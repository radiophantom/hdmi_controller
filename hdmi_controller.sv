==> flow/design.v <==
package hdmi_controller_pkg;
parameter H_TOTAL   = 2200;
parameter H_SYNC    = 44;
parameter H_BACK    = 148;
parameter H_ACTIVE  = 1920;
parameter H_FRONT   = 88;
parameter H_START   = H_BACK  + H_SYNC;
parameter H_END     = H_START + H_ACTIVE;
parameter V_TOTAL   = 1125;
parameter V_SYNC    = 5;
parameter V_BACK    = 37;
parameter V_ACTIVE  = 1080;
parameter V_FRONT   = 3;
parameter V_START   = V_BACK  + V_SYNC;
parameter V_END     = V_START + V_ACTIVE;
endpackage
import hdmi_controller_pkg::*;
module hdmi_controller(
  input         rst_i,
  input         clk_i,
  input         en_i,
  output        vsync_o,
  output        hsync_o,
  output        de_o,
  output [23:0] data_o
);
localparam H_SYNC_CNT_W = $clog2( H_TOTAL );
localparam V_SYNC_CNT_W = $clog2( V_TOTAL );
logic [7:0]               r_pix_value_cnt;
logic [7:0]               g_pix_value_cnt;
logic [7:0]               b_pix_value_cnt;
logic                     en_d;
logic                     vsync;
logic                     vsync_start;
logic                     vsync_end;
logic                     hsync;
logic                     hsync_start_stb;
logic                     hsync_end_stb;
logic                     de;
logic                     de_enable;
logic [H_SYNC_CNT_W-1:0]  hsync_cnt;
logic [V_SYNC_CNT_W-1:0]  vsync_cnt;
logic [23:0]              data;
always_ff @( posedge clk_i )
  en_d <= en_i;
always_ff @( posedge clk_i, posedge rst_i )
  if( rst_i )
    begin
      r_pix_value_cnt <= '0;
      g_pix_value_cnt <= '0;
      b_pix_value_cnt <= '0;
    end
  else
    if( en_d )
      begin
        if( vsync_end && hsync_end_stb )
          begin
            r_pix_value_cnt <= '0;
            g_pix_value_cnt <= '0;
            b_pix_value_cnt <= '0;
          end
        else
          if( de_enable )
            begin
              b_pix_value_cnt <= b_pix_value_cnt + 1'b1;
              if( b_pix_value_cnt == 8'hFF )
                g_pix_value_cnt <= g_pix_value_cnt + 1'b1;
              if( b_pix_value_cnt == 8'hFF && g_pix_value_cnt == 8'hFF )
                r_pix_value_cnt <= r_pix_value_cnt + 1'b1;
            end
      end
always_ff @( posedge clk_i, posedge rst_i )
  if( rst_i )
    vsync_cnt <= '0;
  else
    if( en_d && hsync_end_stb )
      if( vsync_cnt == V_TOTAL-1 )
        vsync_cnt <= '0;
      else
        vsync_cnt <= vsync_cnt + 1'b1;
always_ff @( posedge clk_i, posedge rst_i )
  if( rst_i )
    vsync <= 1'b0;
  else
    if( en_d )
      vsync <= ( vsync_cnt <= V_SYNC-1 );
    else
      vsync <= 1'b0;
assign vsync_start = vsync_cnt == 0;
assign vsync_end   = vsync_cnt == V_TOTAL-1;
always_ff @( posedge clk_i, posedge rst_i )
  if( rst_i )
    hsync_cnt <= '0;
  else
    if( en_d )
      if( hsync_cnt == H_TOTAL-1 )
        hsync_cnt <= '0;
      else
        hsync_cnt <= hsync_cnt + 1'b1;
always_ff @( posedge clk_i, posedge rst_i )
  if( rst_i )
    hsync <= 1'b0;
  else
    if( en_d )
      hsync <= ( hsync_cnt <= H_SYNC-1 );
    else
      hsync <= 1'b0;
assign hsync_start_stb = hsync_cnt == 0;
assign hsync_end_stb   = hsync_cnt == H_TOTAL-1;
assign de_enable = ( vsync_cnt > V_START-1 && vsync_cnt < V_END-1 ) &&
                   ( hsync_cnt > H_START-1 && hsync_cnt < H_END-1 );
always_ff @( posedge clk_i, posedge rst_i )
  if( rst_i )
    de <= 1'b0;
  else
    if( en_d )
      de <= de_enable;  
    else
      de <= 1'b0;
always_ff @( posedge clk_i )
  if( de_enable )
    data <= { r_pix_value_cnt, g_pix_value_cnt, b_pix_value_cnt };
assign vsync_o = vsync;
assign hsync_o = hsync;
assign de_o    = de;
assign data_o  = data;
endmodule
# Step by step through the tools: hdmi_controller
# Tool output for the design above, in the order of the flow.
# Lines are those of the file above, counted from 1.
# Operators carry their Yosys type and port widths (W data, S select, Z words).
# Cell names lack the library's common part.
# The mark n/a stands for no value.
# setup
design,hdmi_controller
clock_port,clk_i
library,sky130hd
lib_corner,tt_025C_1v80

# Elaborated design
# Yosys after proc, flatten, opt, wreduce and memory -nomap, before mapping. Memory bits, and registers merged into a memory's read port (data or address), are not among the register bits. Print and check cells are not counted. Equal cells are merged and count once.
# bits
reg_bits,75
# classes
n_addsub,5
compare,6
eq_ne,4
muxes,13
reduce_logical,12
# op_table
op,count
$mux W8,8
$add A8 B1 Y8 const B,3
$eq A8 B8 Y1 const B,2
$add A12 B1 Y12 const B,1
$lt A12 B12 Y1 const B,1
$eq A12 B12 Y1 const B,1
$le A12 B6 Y1 const B,1
$gt A12 B8 Y1 const B,1
$mux W12,1
$add A11 B1 Y11 const B,1
$lt A11 B11 Y1 const B,1
$eq A11 B11 Y1 const B,1
$le A11 B3 Y1 const B,1
$gt A11 B6 Y1 const B,1
$mux W11,1
$logic_and A1 B1 Y1,6
$reduce_bool A2 Y1,3
$reduce_and A3 Y1,2
$mux W1,3
$reduce_and A2 Y1,1

# Longest topological paths
# Yosys ltp: most cells in a row. Word level: on the elaborated netlist, between registers, memories and ports. Mapped: between sequential cells and ports; inverters and the memories' decode and read muxes count.
# depth
depth_word,5
abc_area,0
depth_mapped,9
mapped_depth_nobuf,9

# Netlist
# The flow's flattened synthesis, as Yosys stat reports it; memories are mapped. The netlist is that of the ABC_AREA named above (0 if unset); the other value can give another one.
# by_type
cell_type,count,area_total_um2
dfrtp_1,50,1251.2
edfxtp_1,24,720.691
nand3_1,24,120.115
nand2_1,29,108.854
xor2_1,12,105.101
nand4_1,15,93.84
ha_1,7,87.584
o21ai_0,15,75.072
nor2_1,17,63.811
and3_1,10,62.56
xnor2_1,7,61.309
mux2i_1,5,50.048
inv_1,13,48.797
a21oi_1,9,45.043
or4_1,6,45.043
and4_1,4,35.034
nor3_1,7,35.034
or3_1,5,31.28
# Other cell types: 26; their cells: 51.
# mapped
cell_count,310
area_um2,3430.8
seq_area_um2,1991.9
flip_flops,75
buf_cells,8

# Worst setup path after synthesis
# Path of least setup slack by OpenSTA after synthesis, without wires, with an ideal clock, recovery checks aside; 20% of the period is set as input and as output delay. Where synthesis merged equal registers, the netlist keeps one of their names.
# synth_path
path_kind,reg-to-reg
from,register hsync_cnt[6]
to,register data[0]
period_ns,4.16
t_first_pin_ns,0.000
arrival_ns,2.509
required_time_ns,3.777
path_slack_ns,1.268
path_delay_ns,2.892
driving_pins,5
n_path_buf,0
synth_period_reached_ns,2.892
# "path_delay_ns" = arrival - input delay + setup time.
# "driving_pins": output pins that drive a net of the path, with the launching flip-flop's if there is one; two outputs of one cell count as two.
# "synth_period_reached_ns" is the clock period less the worst setup slack; recovery checks do not enter. This is arithmetic on one report: input and output delays are still those of the set period (20% each).
# Between the ends stands the longest chain of elaborated cells between them, by number of cells; it is not shown to be the way that was timed. Of several equally long chains one is given.
# A line is the first line of the expression or statement that the cell stems from. Yosys adds cells for indexed reads and writes and turns some case tables into memories.
# A register here has more assigning lines than the two given.
# synth_via
path_cell_list,dfrtp_1 or4_4 a311o_1 a2111oi_4 and2_1
elab_chain_cells,3
cells_between,4
lines_between,2
classes_between,2 x compare; 2 x reduce/logical
# synth_rtl
item,line_no,text
"start, declared",41,logic [H_SYNC_CNT_W-1:0]  hsync_cnt;
"start, assigned",93,hsync_cnt <= '0;
"start, assigned",99,hsync_cnt <= hsync_cnt + 1'b1;
$gt A12 B8 Y1,111,( hsync_cnt > H_START-1 && hsync_cnt < H_END-1 );
$logic_and A1 B1 Y1,111,
$logic_and A1 B1 Y1,110,assign de_enable = ( vsync_cnt > V_START-1 && vsync_cnt < V_END-1 ) &&
"end, assigned",122,"data <= { r_pix_value_cnt, g_pix_value_cnt, b_pix_value_cnt };"
"end, declared",43,logic [23:0]              data;

# Worst path after layout
# Path of least setup slack in the final report of record 2 (OpenROAD, finished layout, wires in). Where an end is a register, its clock arrival counts in the times.
# layout_path
path_kind,reg-to-reg
from,register hsync_cnt[6]
to,register r_pix_value_cnt[6]
period_ns,4.06
t_first_pin_ns,0.35
arrival_ns,3.45
required_time_ns,4.35
path_slack_ns,0.90
driving_pins,7
n_path_buf,0
# Between the ends stands the longest chain of elaborated cells between them, by number of cells; it is not shown to be the way that was timed. Of several equally long chains one is given.
# A register here has more assigning lines than the two given.
# layout_via
path_cell_list,dfrtp_1 or4_4 a311o_1 a2111oi_4 nand4_1 or4b_1 nand2_1
elab_chain_cells,5
cells_between,11
classes_between,2 x compare; 1 x eq/ne; 2 x mux; 6 x reduce/logical
# layout_rtl
item,line_no,text
"start, declared",41,logic [H_SYNC_CNT_W-1:0]  hsync_cnt;
"start, assigned",93,hsync_cnt <= '0;
"start, assigned",99,hsync_cnt <= hsync_cnt + 1'b1;
$gt A12 B8 Y1,111,( hsync_cnt > H_START-1 && hsync_cnt < H_END-1 );
$logic_and A1 B1 Y1,111,
$logic_and A1 B1 Y1,110,assign de_enable = ( vsync_cnt > V_START-1 && vsync_cnt < V_END-1 ) &&
$mux W8,63,if( de_enable )
$mux W8,56,if( vsync_end && hsync_end_stb )
"end, assigned",58,r_pix_value_cnt <= '0;
"end, assigned",69,r_pix_value_cnt <= r_pix_value_cnt + 1'b1;
"end, declared",29,logic [7:0]               r_pix_value_cnt;

# Flow measurements of hdmi_controller on sky130hd: 2 stored runs with different settings, listed in no order. Input and output delays are each 20% of the period that was set; the output load is 0.01 pF.
# "achieved_clock_period_ns" = clock period - worst setup slack. The figure is calculated, with input and output delays left at 20% of the set period.
# By "worst_setup_path_time_ns" is meant the share of the clock period that the worst setup path is allowed (20% is reserved at inputs, 20% at outputs), minus its slack. Clock arrival times at its registers enter into it.
# A setting shown as n/a is not set for that run.
# A result given as n/a is not shown for that run.
stored run,period_ns,CORE_UTILIZATION,PLACE_DENSITY_LB_ADDON,CORE_MARGIN,CELL_PAD_IN_SITES_GLOBAL_PLACEMENT,ABC_AREA,GPL_ROUTABILITY_DRIVEN,SLEW_MARGIN,CAP_MARGIN,SETUP_SLACK_MARGIN,GPL_TIMING_DRIVEN,CTS_CLUSTER_SIZE,CTS_CLUSTER_DIAMETER,MAX_ROUTING_LAYER,worst_setup_slack_ns,holdWs_ns,post_route_util_pct,achieved_clock_period_ns,dieArea_um2,yosys.chip_area_um2,worst_setup_path_time_ns,path_kind,cell_area_final_um2
record 1,2.55,70,0.05,5,1,0,1,10,20,n/a,n/a,n/a,n/a,n/a,n/a,n/a,n/a,n/a,n/a,n/a,n/a,n/a,n/a
record 2,4.06,35,n/a,2,n/a,n/a,n/a,10,20,-0.17,1,95,159,met5,0.901,0.512,42.7,3.159,10610.0,3430.8,3.16,reg-to-reg,4112.7
# Record 1: no results, placement failed with FLW-0024
